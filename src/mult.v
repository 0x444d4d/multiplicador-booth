==> flow/design.v <==
`timescale 1 ns / 10	ps
`timescale 1 ns / 10 ps
`timescale 1 ns / 10 ps
module registro4 (input wire [3:0] entrada, input wire bit_en_desp, input wire Carga, Desplaza, clk, reset, output wire [3:0] salida);
	wire enable;
	assign enable = Carga | Desplaza;  
	cdaff ff0(Carga, entrada[0], salida[1], clk, reset, enable, salida[0]);
	cdaff ff1(Carga, entrada[1], salida[2], clk, reset, enable, salida[1]);
	cdaff ff2(Carga, entrada[2], salida[3], clk, reset, enable, salida[2]);
	cdaff ff3(Carga, entrada[3], bit_en_desp, clk, reset, enable, salida[3]);  
endmodule
module registro3 (input wire [2:0] entrada, input wire bit_en_desp, input wire Carga, Desplaza, clk, reset, output wire [2:0] salida);
	wire enable;
	assign enable = Carga | Desplaza;  
	cdaff ff0(Carga, entrada[0], salida[1], clk, reset, enable, salida[0]);
	cdaff ff1(Carga, entrada[1], salida[2], clk, reset, enable, salida[1]);
	cdaff ff2(Carga, entrada[2], bit_en_desp, clk, reset, enable, salida[2]);  
endmodule
module cdaff (input wire selc_d, inp_c, inp_d, clk, reset, carga, output wire salida);
	wire inp;
	ffdc ff0(clk, reset, carga, inp, salida);
	mux2_1_i1 mux0(inp, inp_d, inp_c, selc_d);
endmodule
module mux2_1_i1(output wire out, input wire a, b, s);
	wire  s_n, sa, sb;	   
	not inv1 (s_n, s);
	and and1 (sa, a, s_n);
	and and2 (sb, b, s);
	or or1 (out, sa, sb);
endmodule
module ffdc #(parameter retardo = 1)(input wire clk, reset, carga, d, output reg q);
	always @(posedge clk, posedge reset)
	  if (reset)
		q <= 1'b0;  
	  else
		if (carga)
		  q <= d;  
endmodule
module sum_resta4(output wire[3:0] S, output wire c_out, input wire[3:0] A, input wire[3:0] B, input wire resta);
	assign {c_out, S} = (resta == 1) ? A - B : A + B;
endmodule
module cd (input wire clk, reset, shift_uc, sum_uc, init_uc, loadA_uc, input wire [2:0] Q_uc, M_uc, output wire [2:0] q_uc, output wire [5:0] result);
wire ground, SalidaQ_1, Carry, Resta;
wire [3:0] SalSum, SalidaA, SalidaM, M_4b;
wire [3:0] SalidaQ;
wire [3:0] a_in, q_in;
wire a_carry_in;
assign M_4b = {M_uc[2], M_uc};
assign ground = 1'b0;
assign Resta = ~sum_uc;
assign q_carry_in = loadA_uc ? SalSum[0] : SalidaA[0];
registro4 A ({SalSum[3], SalSum[3:1]}, SalidaA[3], loadA_uc, shift_uc, clk, reset, SalidaA);
registro4 Q ({Q_uc, 1'b0}, q_carry_in, init_uc, (shift_uc | loadA_uc), clk, reset, SalidaQ);
registro4 M (M_4b, ground, init_uc, ground, clk, reset, SalidaM);
sum_resta4 sumador(SalSum, Carry, SalidaA, SalidaM, Resta);
assign q_uc = SalidaQ[2:0];
assign result = {SalidaA[2:0], SalidaQ[3:1]};
endmodule
`timescale 1 ns / 10 ps
module unidad_control(input wire start, clk, input wire [2:0] q, output wire fin, shift, suma, init, loadA);
reg [3:0] currentstate, nextstate;
parameter S0 = 4'b0000;   
parameter S1 = 4'b0001;
parameter S2 = 4'b0010;
parameter S3 = 4'b0011;
parameter S4 = 4'b0100;
parameter S5 = 4'b0101;
parameter S6 = 4'b0110;
parameter S7 = 4'b0111;
parameter S8 = 4'b1000;
parameter S9 = 4'b1001;
parameter S10 = 4'b1010;
parameter S11 = 4'b1011;
parameter S12 = 4'b1100;
parameter S13 = 4'b1101;
parameter S14 = 4'b1110;
parameter S15 = 4'b1110;
parameter S16 = 4'b1111;
always @ (posedge clk, posedge start)
begin
	if (start)
	begin
		currentstate <= S0;
	end
	else
		currentstate <= nextstate;
end
always @ (*)
	case (currentstate)
		S0: 
			if (q[1])
				nextstate = S1;
			else
				nextstate = S2;
		S1:
			if ((~q[2] & q[1]) | (q[2] & ~q[1]))
				nextstate = S3;
			else
				nextstate = S4;
		S2:
			if ((~q[2] & q[1]) | (q[2] & ~q[1]))
				nextstate = S3;
			else
				nextstate = S4;
		S3:
			if ((~q[2] & q[1]) | (q[2] & ~q[1]))
				nextstate = S5;
			else
				nextstate = S6;
		S4:
			if ((~q[2] & q[1]) | (q[2] & ~q[1]))
				nextstate = S5;
			else
				nextstate = S6;
		S5:
			nextstate = S7;
		S6:
			nextstate = S7;
		S7:
			nextstate = S7;
		default:
			nextstate = S0;
		endcase
		assign init = (currentstate == (S0)) ? 1:0;
		assign shift = (currentstate == S2 | currentstate == S4 | currentstate == S6) ? 1:0;
		assign loadA = (currentstate == S1| currentstate == S3 | currentstate == S5) ? 1:0;
		assign suma = (~q[1] & q[0]) ? 1:0;
		assign fin = (currentstate == S7) ? 1:0;
endmodule
module mult (input wire[2:0] M_mult, Q_mult, input wire clk, start_mul, output wire[5:0] Result_mul, output wire fin);
wire shift, sum, init, loadA, reset;
wire [2:0] q, q_uc;
assign q_uc = init ? {Q_mult[1:0], 1'b0} : q;
cd camino_datos ( clk, start_mul, shift, sum, init, loadA, Q_mult, M_mult, q, Result_mul);
unidad_control uc ( start_mul, clk, q_uc, fin, shift, sum, init, loadA );
endmodule
**From RTL to reports: mult**

What the tools print for mult, step after step.
Line numbers count from 1 in the design file above.
Cell names lack the library's common part.
A cell with -- has no value.

- Top module: mult
- Clock: clk
- Library: sky130hd
- Library corner: tt_025C_1v80

**After elaboration**

Counts by Yosys on the flattened word-level netlist (proc, flatten, opt, wreduce; memories kept). Register bits leave out memories and registers merged into their read ports (data or address); mux counts leave out enables and synchronous resets folded into registers. Print and check cells are left out. Cells with the same type and inputs are merged into one.

- Reductions and logical operators: 4
- Equal/unequal tests: 7
- Bitwise gates (word level): 41
- $add $sub $neg: 2
- Mux-type cells: 12

Operators with widths:

| kind | count |
|---|---|
| 1-bit bitwise AND | 21 |
| 1-bit bitwise OR | 16 |
| 4-bit by 3-bit equality test with 1-bit output with constant B | 4 |
| 4-bit case mux with 4-bit select | 1 |
| 4-bit by 2-bit equality test with 1-bit output with constant B | 2 |
| 3-bit two-way mux | 2 |
| 1-bit two-way mux | 6 |
| 1-bit NOT | 4 |
| 2-bit OR reduction | 2 |
| 4-bit by 1-bit equality test with 1-bit output with constant B | 1 |
| 4-bit adder | 1 |
| 4-bit subtractor | 1 |
| 4-bit zero test | 1 |
| 4-bit two-way mux | 1 |
| 2-bit two-way mux | 2 |
| 3-bit OR reduction | 1 |

- Elaborated cells: 78
- Bits in registers: 15
- Output and inout port bits: 7
- Input port bits: 8

**Logic depth**

Longest topological path by Yosys (ltp), each cell counted once; first at word level (registers and memories cut), then after technology mapping (sequential cells cut; the memories' decode and read muxes count).

- Word-level depth: 10
- ABC_AREA: 0
- Gate-level depth with buffers: 9
- Mapped depth without buffers: 9

**Netlist**

The flow's flattened synthesis, as Yosys stat reports it; memories are mapped. The netlist is that of the ABC_AREA named above (0 if unset); the other value can give another one.
Totals and module areas in this step are rounded.

Cells by type:

| type | count | total area (µm²) |
|---|---|---|
| dfrtp_1 | 18 | 450.432 |
| buf_4 | 7 | 52.55 |
| ha_1 | 4 | 50.048 |
| mux2i_1 | 5 | 50.048 |
| nor2_1 | 10 | 37.536 |
| nand2_1 | 9 | 33.782 |
| o21ai_0 | 6 | 30.029 |
| dfstp_2 | 1 | 26.275 |
| xor2_1 | 3 | 26.275 |
| a21oi_1 | 5 | 25.024 |
| xnor3_1 | 1 | 22.522 |
| a31oi_4 | 1 | 21.27 |
| fa_1 | 1 | 20.019 |
| xnor2_1 | 2 | 17.517 |
| inv_1 | 4 | 15.014 |
| o21ai_1 | 3 | 15.014 |
| nor3b_2 | 1 | 12.512 |
| mux2_2 | 1 | 11.261 |

Not listed: further types 11, cells in them 12.

- Buffer cells: 8
- Mapped area: 985.9 µm²
- Flip-flops: 19
- Standard cells after synthesis: 94

By module: a second synthesis without flattening, with its own total; a netlist apart from the flattened one above.

- Cells (unflattened synthesis): 111
- Area (unflattened synthesis): 1313 µm²

Rows give one instance, submodules left out.

By module:

| module | seq. area (µm²) | instances | area (µm²) | cells |
|---|---|---|---|---|
| ffdc | 25.0 | 12 | 43.8 | 3 |
| unidad_control | 201.4 | 1 | 304.0 | 24 |
| sum_resta4 | 0.0 | 1 | 209.0 | 27 |
| mux2_1_i1 | 0.0 | 12 | 15.0 | 1 |
| cd | 0.0 | 1 | 43.8 | 6 |
| mult | 0.0 | 1 | 31.3 | 3 |
| registro4 | 0.0 | 3 | 6.3 | 1 |
| cdaff | 0.0 | 12 | 0.0 | 0 |

**Path before layout**

Source: OpenSTA report_checks on the synthesized netlist (no wires, ideal clock, input and output delay 20% of the period each), path of least setup slack; recovery checks are left aside. Register names are those of the netlist, which keeps one name where synthesis merged equal registers.

- Path type: register -> register
- From: register uc.currentstate
- To: register (no name shown)
- Setup time: 0.079 ns
- Path delay: 2.275 ns
- Data required time: 2.451 ns
- Arrival: 2.196 ns
- Path slack: 0.254 ns
- Period: 2.53 ns
- Stages on the path: 10
- Buffers on the path: 1
- Period reached after synthesis: 2.276 ns

"path delay" is the arrival time less input delay plus setup time.
"stages on the path": output pins that drive a net of the path, with the launching flip-flop's if there is one; two outputs of one cell count as two.
"period reached after synthesis" is the clock period less the worst setup slack; recovery checks do not enter. This is arithmetic on one report: input and output delays are still those of the set period (20% each).
Where an end lacks its bit number, it is one bit of the signal, or one of the new flip-flops if synthesis recoded a state register.

- Cell sequence: dfstp_2 buf_4 nor3b_2 mux2_2 ha_1 a21o_1 a21oi_1 xnor3_1 nor2_1 xor2_1

RTL lines, path after synthesis:

| item | RTL line | text |
|---|---|---|
| start, declared | 61 | `reg [3:0] currentstate, nextstate;` |
| start, assigned | 83 | `currentstate <= S0;` |
| start, assigned | 86 | `currentstate <= nextstate;` |

No chain of elaborated cells between the ends is given.

**Timing after layout**

Path of least setup slack in the final report of entry A (OpenROAD, finished layout, wires in). Where an end is a register, its clock arrival counts in the times.

- Path type: register -> register
- From: register camino_datos.Q.ff1.ff0.q
- To: register (no name shown)
- Setup time: 0.09 ns
- Stages on the path: 9
- Period: 2.69 ns
- Buffers on the path: 0
- Path slack: 0.25 ns
- Arrival: 2.66 ns
- Data required time: 2.91 ns

- Cell sequence: dfrtp_1 nor3b_2 mux2_2 ha_1 a21o_1 a21oi_1 xnor3_1 nor2_1 xor2_1

RTL lines, path post-layout:

| item | RTL line | text |
|---|---|---|
| start, declared | 31 | `module ffdc #(parameter retardo = 1)(input wire clk, reset, carga, d, output reg q);` |
| start, assigned | 34 | `q <= 1'b0;` |
| start, assigned | 37 | `q <= d;` |

No chain of elaborated cells between the ends is given.

Memo
Re: implementation data of mult

Below are 2 stored runs of the flow (Yosys, OpenROAD; platform sky130hd) on mult, each with its settings and what was measured, unordered. Constraints: input delay and output delay 20% of the set period each, output load 0.01 pF.
"achieved clock period" means the clock period less the worst setup slack. The figure is calculated, with input and output delays left at 20% of the set period.
The results are shown rounded.
Among the settings, - means not set for that run.

| setting or result | entry A | entry B |
|---|---|---|
| period_ns | 2.69 | 4.05 |
| CORE_UTILIZATION | 70 | 40 |
| SETUP_SLACK_MARGIN | 0.1 | - |
| PLACE_DENSITY | 0.66 | - |
| CORE_ASPECT_RATIO | 0.73 | - |
| TNS_END_PERCENT | 65 | - |
| CTS_CLUSTER_DIAMETER | 224 | - |
| MIN_ROUTING_LAYER | met1 | - |
| CAP_MARGIN | 20 | 20 |
| CORE_MARGIN | 2 | 2 |
| SLEW_MARGIN | 20 | 20 |
| full die area (µm²) | 1728 | 2878 |
| standard-cell area of the final layout (µm²) | 1127 | 1131 |
| worst slack on setup checks (ns) | 0.246 | 1.635 |
| post-route worst hold slack (ns) | 0.519 | 0.475 |
| achieved clock period (ns) | 2.444 | 2.415 |
| Yosys chip area after synthesis (µm²) | 985.9 | 985.9 |
| post-layout utilization | 0.871 | 0.497 |
